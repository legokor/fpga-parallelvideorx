==> flow/design.v <==
`timescale 1ns / 1ps
module byte_aligner_rgb565(
    input pclk,
    (* X_INTERFACE_INFO = "xilinx.com:interface:axis:1.0 S_AXIS TDATA"  *) input [7:0] tdata_in,
    (* X_INTERFACE_INFO = "xilinx.com:interface:axis:1.0 S_AXIS TLAST"  *) input tlast_in,
    (* X_INTERFACE_INFO = "xilinx.com:interface:axis:1.0 S_AXIS TVALID" *) input tvalid_in,
    (* X_INTERFACE_INFO = "xilinx.com:interface:axis:1.0 M_AXIS TDATA"  *) output [15:0] tdata_out,
    (* X_INTERFACE_INFO = "xilinx.com:interface:axis:1.0 M_AXIS TLAST"  *) output tlast_out,
    (* X_INTERFACE_INFO = "xilinx.com:interface:axis:1.0 M_AXIS TVALID" *) output tvalid_out,
    output [7:0] red_out,
    output [7:0] blue_out,
    output [7:0] green_out,
    output valid,
    output last
);
wire clk;
assign clk = pclk;
reg init = 0;
always @(posedge clk)
    if (tlast_in)
        init <= 1;
reg frame_active = 0;
always @(posedge clk)
    if (tlast_in)
        frame_active <= 0;
    else if (tvalid_in)
        frame_active <= 1;
reg [7:0] data0;
reg [7:0] data1;
wire [15:0] data;
reg rs = 0;
always @(posedge clk)
    if (init && tvalid_in)
        rs <= ~rs;
always @(posedge clk)
    if (init && tvalid_in)
        if (rs)
            data1 <= tdata_in;
        else
            data0 <= tdata_in;
reg last_bit;
always @(posedge clk)
    if (tlast_in && tvalid_in)
        last_bit <= 1;
    else
        last_bit <= 0;
assign tdata_out = {data0, data1};
assign tvalid_out = (init && frame_active && tvalid_in && !rs) | last_bit;
assign tlast_out = last_bit;
assign blue_out  = {tdata_out[15:11], 3'b0};
assign green_out = {tdata_out[10: 5], 2'b0};
assign red_out   = {tdata_out[ 4: 0], 3'b0};
assign valid = tvalid_out;
assign last = tlast_out;
endmodule
======== Step by step through the tools: byte_aligner_rgb565 ========
What the tools print for byte_aligner_rgb565, step after step.
Lines are those of the file above, counted from 1.
Operators: Yosys type, input widths -> output width; for muxes data width and select width s.
Cell names lack the library's common part.
A cell with n/a has no value.
set-up
  top module .............................. byte_aligner_rgb565
  clock input ............................. pclk
  standard-cell library ................... sky130hd
  timing corner ........................... tt_025C_1v80

======== After elaboration ========
Yosys after proc, flatten, opt, wreduce and memory -nomap, before mapping. Enables and synchronous resets that opt folds into registers are not counted as muxes. Memory bits, and registers merged into a memory's read port (data or address), are not among the register bits. Print and check cells are not counted. Equal cells are merged and count once.
bit counts
  register bits ........................... 20
  input bits .............................. 11
  output and inout port bits .............. 44
  elaborated cells ........................ 17
operators by class
  muxes and demuxes ....................... 1
  bitwise operators ....................... 2
  reduce/logical cells .................... 8
operators by type and width
  cell               count
  $logic_and 1x1->1  5
  $reduce_and 2->1   2
  $or 1x1->1         1
  $not 1->1          1
  $logic_not 1->1    1
  $mux 1             1

======== Longest topological paths ========
Yosys ltp: most cells in a row. Word level: on the elaborated netlist, between registers, memories and ports. Mapped: between sequential cells and ports; inverters and the memories' decode and read muxes count.
logic depth
  depth after elaboration ................. 4
  ABC_AREA ................................ 0
  gate-level depth with buffers ........... 3
  gate-level depth less buffers ........... 2

======== After synthesis ========
Source: synth_stat.txt of the flow (Yosys; design flattened, memories mapped). It holds for the ABC_AREA given above (unset counts as 0); a run with the other value may have another netlist.
The area totals of this step are shown rounded.
cell types
  type      count  area in all (um2)
  edfxtp_1  18     540.518
  buf_4     26     195.187
  dfxtp_1   2      40.038
  and2_1    2      12.512
  and3b_1   1      8.758
  a21o_1    1      7.507
  and3_2    1      7.507
  conb_1    2      7.507
  nor2_1    2      7.507
  inv_1     1      3.754
synthesis totals
  mapped cells ............................ 56
  cell area after synthesis ............... 831 um2
  sequential part of the area ............. 581 um2
  flip-flops .............................. 20
  buffers ................................. 26

======== Path before layout ========
OpenSTA on the mapped netlist: ideal clock, no wires. The path of least setup slack (recovery checks aside). Input and output delay are each 20% of the period. Register names are those of the netlist, which keeps one name where synthesis merged equal registers.
timing path after synthesis
  path type ............................... input to output
  from .................................... input port tvalid_in
  to ...................................... output port valid
  period .................................. 2.28 ns
  input delay ............................. 0.456 ns
  output delay ............................ 0.456 ns
  launch time at the first pin ............ 0.456 ns
  arrival time ............................ 1.136 ns
  required time ........................... 1.824 ns
  slack ................................... 0.688 ns
  path delay .............................. 0.680 ns
  driving pins on the path ................ 3
  path buffers ............................ 1
  synthesis period reached ................ 1.592 ns
"path delay" = arrival - input delay + setup time.
A path that ends at an output port has no setup time.
"driving pins on the path": output pins that drive a net of the path, with the launching flip-flop's if there is one; two outputs of one cell count as two.
"synthesis period reached" is the clock period less the worst setup slack; recovery checks do not enter. This is arithmetic on one report: input and output delays are still those of the set period (20% each).
Between the ends stands the longest chain of elaborated cells between them, by number of cells; it is not shown to be the way that was timed. Of several equally long chains one is given.
A line is the first line of the expression or statement that the cell stems from. Yosys adds cells for indexed reads and writes and turns some case tables into memories.
between the ends, after synthesis
  cell sequence ........................... and3b_1 a21o_1 buf_4
  cells in the longest elaborated chain ... 3
  elaborated cells on any way between the ends .. 3
  source lines of those cells ............. 1
  classes of those cells .................. logic (1); reduce/logical (2)
RTL lines, path after synthesis
  what                  line  source
  start: declaration    6     (* X_INTERFACE_INFO = "xilinx.com:interface:axis:1.0 S_AXIS TVALID" *) input tvalid_in,
  $logic_and 1x1->1 x2  48    assign tvalid_out = (init && frame_active && tvalid_in && !rs) | last_bit;
  $or 1x1->1            48
  end: declaration      13    output valid,
Nets of the timed path that keep an RTL name, with a line that drives or declares them; the list need not be complete.
nets with RTL names, path after synthesis
  net         line
  tvalid_out  48

Subject: byte_aligner_rgb565 on sky130hd, stored results

Hello all,

byte_aligner_rgb565 on sky130hd: 2 stored runs with different settings, listed in no order. Input and output delays are each 20% of the period that was set; the output load is 0.01 pF.

---- run 1 ----
settings
  period_ns = 1.38
  CORE_UTILIZATION = 58
  SETUP_SLACK_MARGIN = -0.0
  PLACE_DENSITY = 0.65
  CELL_PAD_IN_SITES_GLOBAL_PLACEMENT = 1
  GPL_TIMING_DRIVEN = 0
  GPL_ROUTABILITY_DRIVEN = 0
  CTS_CLUSTER_SIZE = 89
  MAX_ROUTING_LAYER = met4
  CAP_MARGIN = 20
  CORE_MARGIN = 2
  SLEW_MARGIN = 20
results
  no results, placement failed with GPL-0301

---- run 2 ----
settings
  period_ns = 1.35
  CORE_UTILIZATION = 43
  SETUP_SLACK_MARGIN = -0.09
  PLACE_DENSITY_LB_ADDON = 0.24
  CORE_ASPECT_RATIO = 0.57
  CORE_MARGIN = 10
  CELL_PAD_IN_SITES_DETAIL_PLACEMENT = 2
  GPL_TIMING_DRIVEN = 1
  GPL_ROUTABILITY_DRIVEN = 0
  CTS_CLUSTER_SIZE = 49
  CAP_MARGIN = 15
  SLEW_MARGIN = 30
  MAX_ROUTING_LAYER = met5
results
  no results, placement failed with DPL-0033

Thanks
